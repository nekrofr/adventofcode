==> flow/design.v <==
module top #(
    parameter int INITIAL_POSITION = 50
) (
    input  logic        clk,
    input  logic        rst,
    input  logic        valid,
    input  logic        direction,   
    input  logic [7:0]  distance,
    output logic [31:0] count
);
    logic [6:0] position;
    logic [7:0] d, delta, sum, new_pos;
    always_comb begin
        d       = distance;
        delta   = 8'd0;
        sum     = 8'd0;
        new_pos = {1'b0, position};
        if (d >= 8'd100) d = d - 8'd100;
        if (d >= 8'd100) d = d - 8'd100;
        delta = direction ? d : (8'd100 - d);
        sum = {1'b0, position} + delta;
        if (sum >= 8'd100)
            new_pos = sum - 8'd100;
        else
            new_pos = sum;
    end
    always_ff @(posedge clk) begin
        if (rst) begin
            position <= INITIAL_POSITION[6:0];
            count    <= 32'd0;
        end else if (valid) begin
            position <= new_pos[6:0];
            if (new_pos == 8'd0)
                count <= count + 1;
        end
    end
endmodule
Step by step through the tools: top
Tool output for the design above, in the order of the flow.
Lines are those of the file above, counted from 1.
A cell with - has no value.
Set-up
  top module: top
  clock: clk
  library: sky130hd
  library corner: tt_025C_1v80

Word level
Source: Yosys, flattened and elaborated, memories not mapped. Widths are those after wreduce. Registers that Yosys merges into a memory's read port (data or address) are not register bits. Print and check cells do not count. Equal cells are merged and count once.
Cells by class
  $add $sub $neg: 6
  $lt $le $gt $ge: 3
  mux-type cells: 4
  reduce/logical cells: 2
Operator list (number)
  32-bit by 1-bit adder with 32-bit output (second input constant): 1
  8-bit two-way mux: 4
  8-bit by 7-bit subtractor with 8-bit output (second input constant): 3
  8-bit by 7-bit >= comparator with 1-bit output (second input constant): 3
  7-bit by 8-bit adder with 8-bit output: 1
  7-bit by 8-bit subtractor with 8-bit output (first input constant): 1
  8-bit logical NOT: 1
  2-bit AND reduction: 1
Word-level totals
  bits in registers: 39
  input port bits: 12
  output and inout bits: 32
  word-level cells: 17

Longest topological paths
Longest topological path by Yosys (ltp), each cell counted once; first at word level (registers and memories cut), then after technology mapping (sequential cells cut; the memories' decode and read muxes count).
Logic depth
  depth after elaboration: 11
  ABC_AREA: 0
  mapped depth: 29
  mapped depth without buffers: 26

After synthesis
The flow's flattened synthesis, as Yosys stat reports it; memories are mapped. The netlist is that of the ABC_AREA named above (0 if unset); the other value can give another one.
Mapped netlist
  cell count: 373
  synthesis area: 2959.1 um^2
  sequential area: 780.7 um^2
  flip-flops: 39
  buffers: 14
Cells by type
  sky130_fd_sc_hd__dfxtp_1: number 39, area in all 780.749 um^2
  sky130_fd_sc_hd__a21oi_1: number 40, area in all 200.192 um^2
  sky130_fd_sc_hd__ha_1: number 14, area in all 175.168 um^2
  sky130_fd_sc_hd__or3_1: number 18, area in all 112.608 um^2
  sky130_fd_sc_hd__xnor2_1: number 12, area in all 105.101 um^2
  sky130_fd_sc_hd__nor2_1: number 26, area in all 97.594 um^2
  sky130_fd_sc_hd__nand2_1: number 25, area in all 93.84 um^2
  sky130_fd_sc_hd__o21ai_0: number 18, area in all 90.086 um^2
  sky130_fd_sc_hd__nand4_1: number 11, area in all 68.816 um^2
  sky130_fd_sc_hd__inv_1: number 18, area in all 67.565 um^2
  sky130_fd_sc_hd__or4_1: number 9, area in all 67.565 um^2
  sky130_fd_sc_hd__a211oi_1: number 8, area in all 60.058 um^2
  sky130_fd_sc_hd__nand3_1: number 12, area in all 60.058 um^2
  sky130_fd_sc_hd__o21ai_1: number 10, area in all 50.048 um^2
  sky130_fd_sc_hd__o31ai_1: number 6, area in all 45.043 um^2
  sky130_fd_sc_hd__mux2i_1: number 4, area in all 40.038 um^2
  sky130_fd_sc_hd__o21bai_1: number 5, area in all 37.536 um^2
  sky130_fd_sc_hd__xor2_1: number 4, area in all 35.034 um^2
Other cell types: 47; their cells: 94.

Path before layout
Source: OpenSTA report_checks on the synthesized netlist (no wires, ideal clock, input and output delay 20% of the period each), path of least setup slack; recovery checks are left aside. Register names are those of the netlist, which keeps one name where synthesis merged equal registers.
Timing path after synthesis
  path kind: input port to flip-flop
  from: in distance[2]
  to: reg count[27]
  clock period: 6.74 ns
  external input delay: 1.348 ns
  setup time: 0.132 ns
  time at the first pin: 1.348 ns
  data arrival time: 6.685 ns
  required time: 6.608 ns
  slack: -0.078 ns
  delay of the path: 5.469 ns
  driving pins on the path: 26
  buffers on the path: 2
  synthesis period reached: 6.818 ns
"delay of the path" is the arrival time less input delay plus setup time.
"driving pins on the path": output pins that drive a net of the path, with the launching flip-flop's if there is one; two outputs of one cell count as two.
"synthesis period reached" is the clock period less the worst setup slack; recovery checks do not enter. This is arithmetic on one report: input and output delays are still those of the set period (20% each).
The rows between start and end are the longest chain of elaborated cells between them; the timing report does not say that the signal goes this way. Where chains are equally long, one stands for them.
A line is the first line of the expression or statement that the cell stems from. Yosys adds cells for indexed reads and writes and turns some case tables into memories.
Between the ends, after synthesis
  cells stage by stage: sky130_fd_sc_hd__inv_1 -> sky130_fd_sc_hd__ha_1 -> sky130_fd_sc_hd__nor2b_1 -> sky130_fd_sc_hd__a21o_1 -> sky130_fd_sc_hd__nand2_1 -> sky130_fd_sc_hd__xnor2_1 -> sky130_fd_sc_hd__inv_1 -> sky130_fd_sc_hd__ha_1 -> sky130_fd_sc_hd__and2_1 -> sky130_fd_sc_hd__o31a_2 -> sky130_fd_sc_hd__or2_2 -> sky130_fd_sc_hd__clkbuf_1 -> sky130_fd_sc_hd__or4_1 -> sky130_fd_sc_hd__a31oi_1 -> sky130_fd_sc_hd__ha_1 -> sky130_fd_sc_hd__o21ai_0 -> sky130_fd_sc_hd__o21bai_1 -> sky130_fd_sc_hd__a21oi_1 -> sky130_fd_sc_hd__xnor2_1 -> sky130_fd_sc_hd__nand3_1 -> sky130_fd_sc_hd__o32ai_1 -> sky130_fd_sc_hd__and4_1 -> sky130_fd_sc_hd__nand4_2 -> sky130_fd_sc_hd__buf_2 -> sky130_fd_sc_hd__o41ai_1 -> sky130_fd_sc_hd__a21oi_1
  length of the longest elaborated chain: 11
  elaborated cells on any way between the ends: 14
  RTL lines with such cells: 7
  classes of those cells: add/sub: 5; compare: 3; mux: 4; reduce/logical: 2
Ends and longest elaborated chain, after synthesis
  start, declared: line 8  | input  logic [7:0]  distance,
  8-bit by 7-bit >= comparator with 1-bit output: line 18  | if (d >= 8'd100) d = d - 8'd100;
  8-bit two-way mux: line 18
  8-bit by 7-bit subtractor with 8-bit output: line 19  | if (d >= 8'd100) d = d - 8'd100;
  8-bit two-way mux: line 19
  7-bit by 8-bit subtractor with 8-bit output: line 20  | delta = direction ? d : (8'd100 - d);
  8-bit two-way mux: line 20
  7-bit by 8-bit adder with 8-bit output: line 21  | sum = {1'b0, position} + delta;
  8-bit by 7-bit subtractor with 8-bit output: line 23  | new_pos = sum - 8'd100;
  8-bit two-way mux: line 22  | if (sum >= 8'd100)
  8-bit logical NOT: line 33  | if (new_pos == 8'd0)
  2-bit AND reduction
  end, assigned: line 30  | count    <= 32'd0;
  end, assigned: line 34  | count <= count + 1;
  end, declared: line 9  | output logic [31:0] count

Worst path after layout
Path of least setup slack in the final report of job 1 (OpenROAD, finished layout, wires in). Where an end is a register, its clock arrival counts in the times.
Timing path post-layout
  path kind: input port to flip-flop
  from: in distance[2]
  to: reg count[31]
  clock period: 11.2 ns
  external input delay: 2.24 ns
  setup time: 0.07 ns
  time at the first pin: 2.24 ns
  data arrival time: 9.00 ns
  required time: 11.42 ns
  slack: 2.41 ns
  driving pins on the path: 25
  buffers on the path: 1
The rows between start and end are the longest chain of elaborated cells between them; the timing report does not say that the signal goes this way. Where chains are equally long, one stands for them.
Between the ends, post-layout
  cells stage by stage: sky130_fd_sc_hd__clkdlybuf4s50_1 -> sky130_fd_sc_hd__inv_2 -> sky130_fd_sc_hd__ha_1 -> sky130_fd_sc_hd__nor2b_1 -> sky130_fd_sc_hd__a21o_1 -> sky130_fd_sc_hd__nand2_1 -> sky130_fd_sc_hd__xnor2_2 -> sky130_fd_sc_hd__inv_1 -> sky130_fd_sc_hd__ha_1 -> sky130_fd_sc_hd__and2_1 -> sky130_fd_sc_hd__o31a_2 -> sky130_fd_sc_hd__or2_2 -> sky130_fd_sc_hd__or4_1 -> sky130_fd_sc_hd__a31oi_1 -> sky130_fd_sc_hd__ha_1 -> sky130_fd_sc_hd__o21ai_0 -> sky130_fd_sc_hd__o21bai_1 -> sky130_fd_sc_hd__a21oi_1 -> sky130_fd_sc_hd__xnor2_2 -> sky130_fd_sc_hd__nand3_1 -> sky130_fd_sc_hd__o32ai_1 -> sky130_fd_sc_hd__and4_4 -> sky130_fd_sc_hd__nand4_4 -> sky130_fd_sc_hd__or4_1 -> sky130_fd_sc_hd__a21oi_1
  length of the longest elaborated chain: 11
  elaborated cells on any way between the ends: 14
  RTL lines with such cells: 7
  classes of those cells: add/sub: 5; compare: 3; mux: 4; reduce/logical: 2
Ends and longest elaborated chain, post-layout
  start, declared: line 8  | input  logic [7:0]  distance,
  8-bit by 7-bit >= comparator with 1-bit output: line 18  | if (d >= 8'd100) d = d - 8'd100;
  8-bit two-way mux: line 18
  8-bit by 7-bit subtractor with 8-bit output: line 19  | if (d >= 8'd100) d = d - 8'd100;
  8-bit two-way mux: line 19
  7-bit by 8-bit subtractor with 8-bit output: line 20  | delta = direction ? d : (8'd100 - d);
  8-bit two-way mux: line 20
  7-bit by 8-bit adder with 8-bit output: line 21  | sum = {1'b0, position} + delta;
  8-bit by 7-bit subtractor with 8-bit output: line 23  | new_pos = sum - 8'd100;
  8-bit two-way mux: line 22  | if (sum >= 8'd100)
  8-bit logical NOT: line 33  | if (new_pos == 8'd0)
  2-bit AND reduction
  end, assigned: line 30  | count    <= 32'd0;
  end, assigned: line 34  | count <= count + 1;
  end, declared: line 9  | output logic [31:0] count

Data sheet: physical implementation of top

Module top, platform sky130hd: 2 stored runs of the flow (Yosys, OpenROAD) with differing settings, in no particular order. Input and output delays are each 20% of the period that was set; the output load is 0.01 pF.
"achieved clock period (ns)" is the run's clock period less its worst setup slack. It is reckoned from that one timing run; input and output delays stay at 20% of the period that was set.
By "worst setup path time (ns)" is meant the share of the clock period that the worst setup path is allowed (20% is reserved at inputs, 20% at outputs), minus its slack. Clock arrival times at its registers enter into it.

settings of job 1
{
  "period_ns": 11.2,
  "CORE_UTILIZATION": 15,
  "SETUP_SLACK_MARGIN": 1.86,
  "PLACE_DENSITY": 0.43,
  "HOLD_SLACK_MARGIN": -0.08,
  "CELL_PAD_IN_SITES_DETAIL_PLACEMENT": 2,
  "TNS_END_PERCENT": 30,
  "CAP_MARGIN": 0,
  "SLEW_MARGIN": 30,
  "MAX_ROUTING_LAYER": "met4",
  "CORE_MARGIN": 2
}
report of job 1
yosys chip area after synthesis (um^2): 2959.1
finish__design__die__area: 20867.2
finish__design__instance__area__stdcell: 3897.5
finish__timing__setup__ws: 2.414
finish__timing__hold__ws: 0.500
achieved clock period (ns): 8.786
worst setup path time (ns): 6.55
worst setup path kind: input port to flip-flop

settings of job 2
{
  "period_ns": 6.14,
  "CORE_UTILIZATION": 60,
  "PLACE_DENSITY_LB_ADDON": 0.16,
  "CORE_MARGIN": 8,
  "TNS_END_PERCENT": 55,
  "ABC_AREA": 1,
  "CAP_MARGIN": 10,
  "SLEW_MARGIN": 5,
  "MIN_ROUTING_LAYER": "met1",
  "MAX_ROUTING_LAYER": "met4"
}
report of job 2
yosys chip area after synthesis (um^2): 3498.4
finish__design__die__area: 8530.4
finish__design__instance__area__stdcell: 4326.6
finish__timing__setup__ws: 0.176
finish__timing__hold__ws: 0.500
achieved clock period (ns): 5.964
worst setup path time (ns): 4.74
worst setup path kind: input port to flip-flop
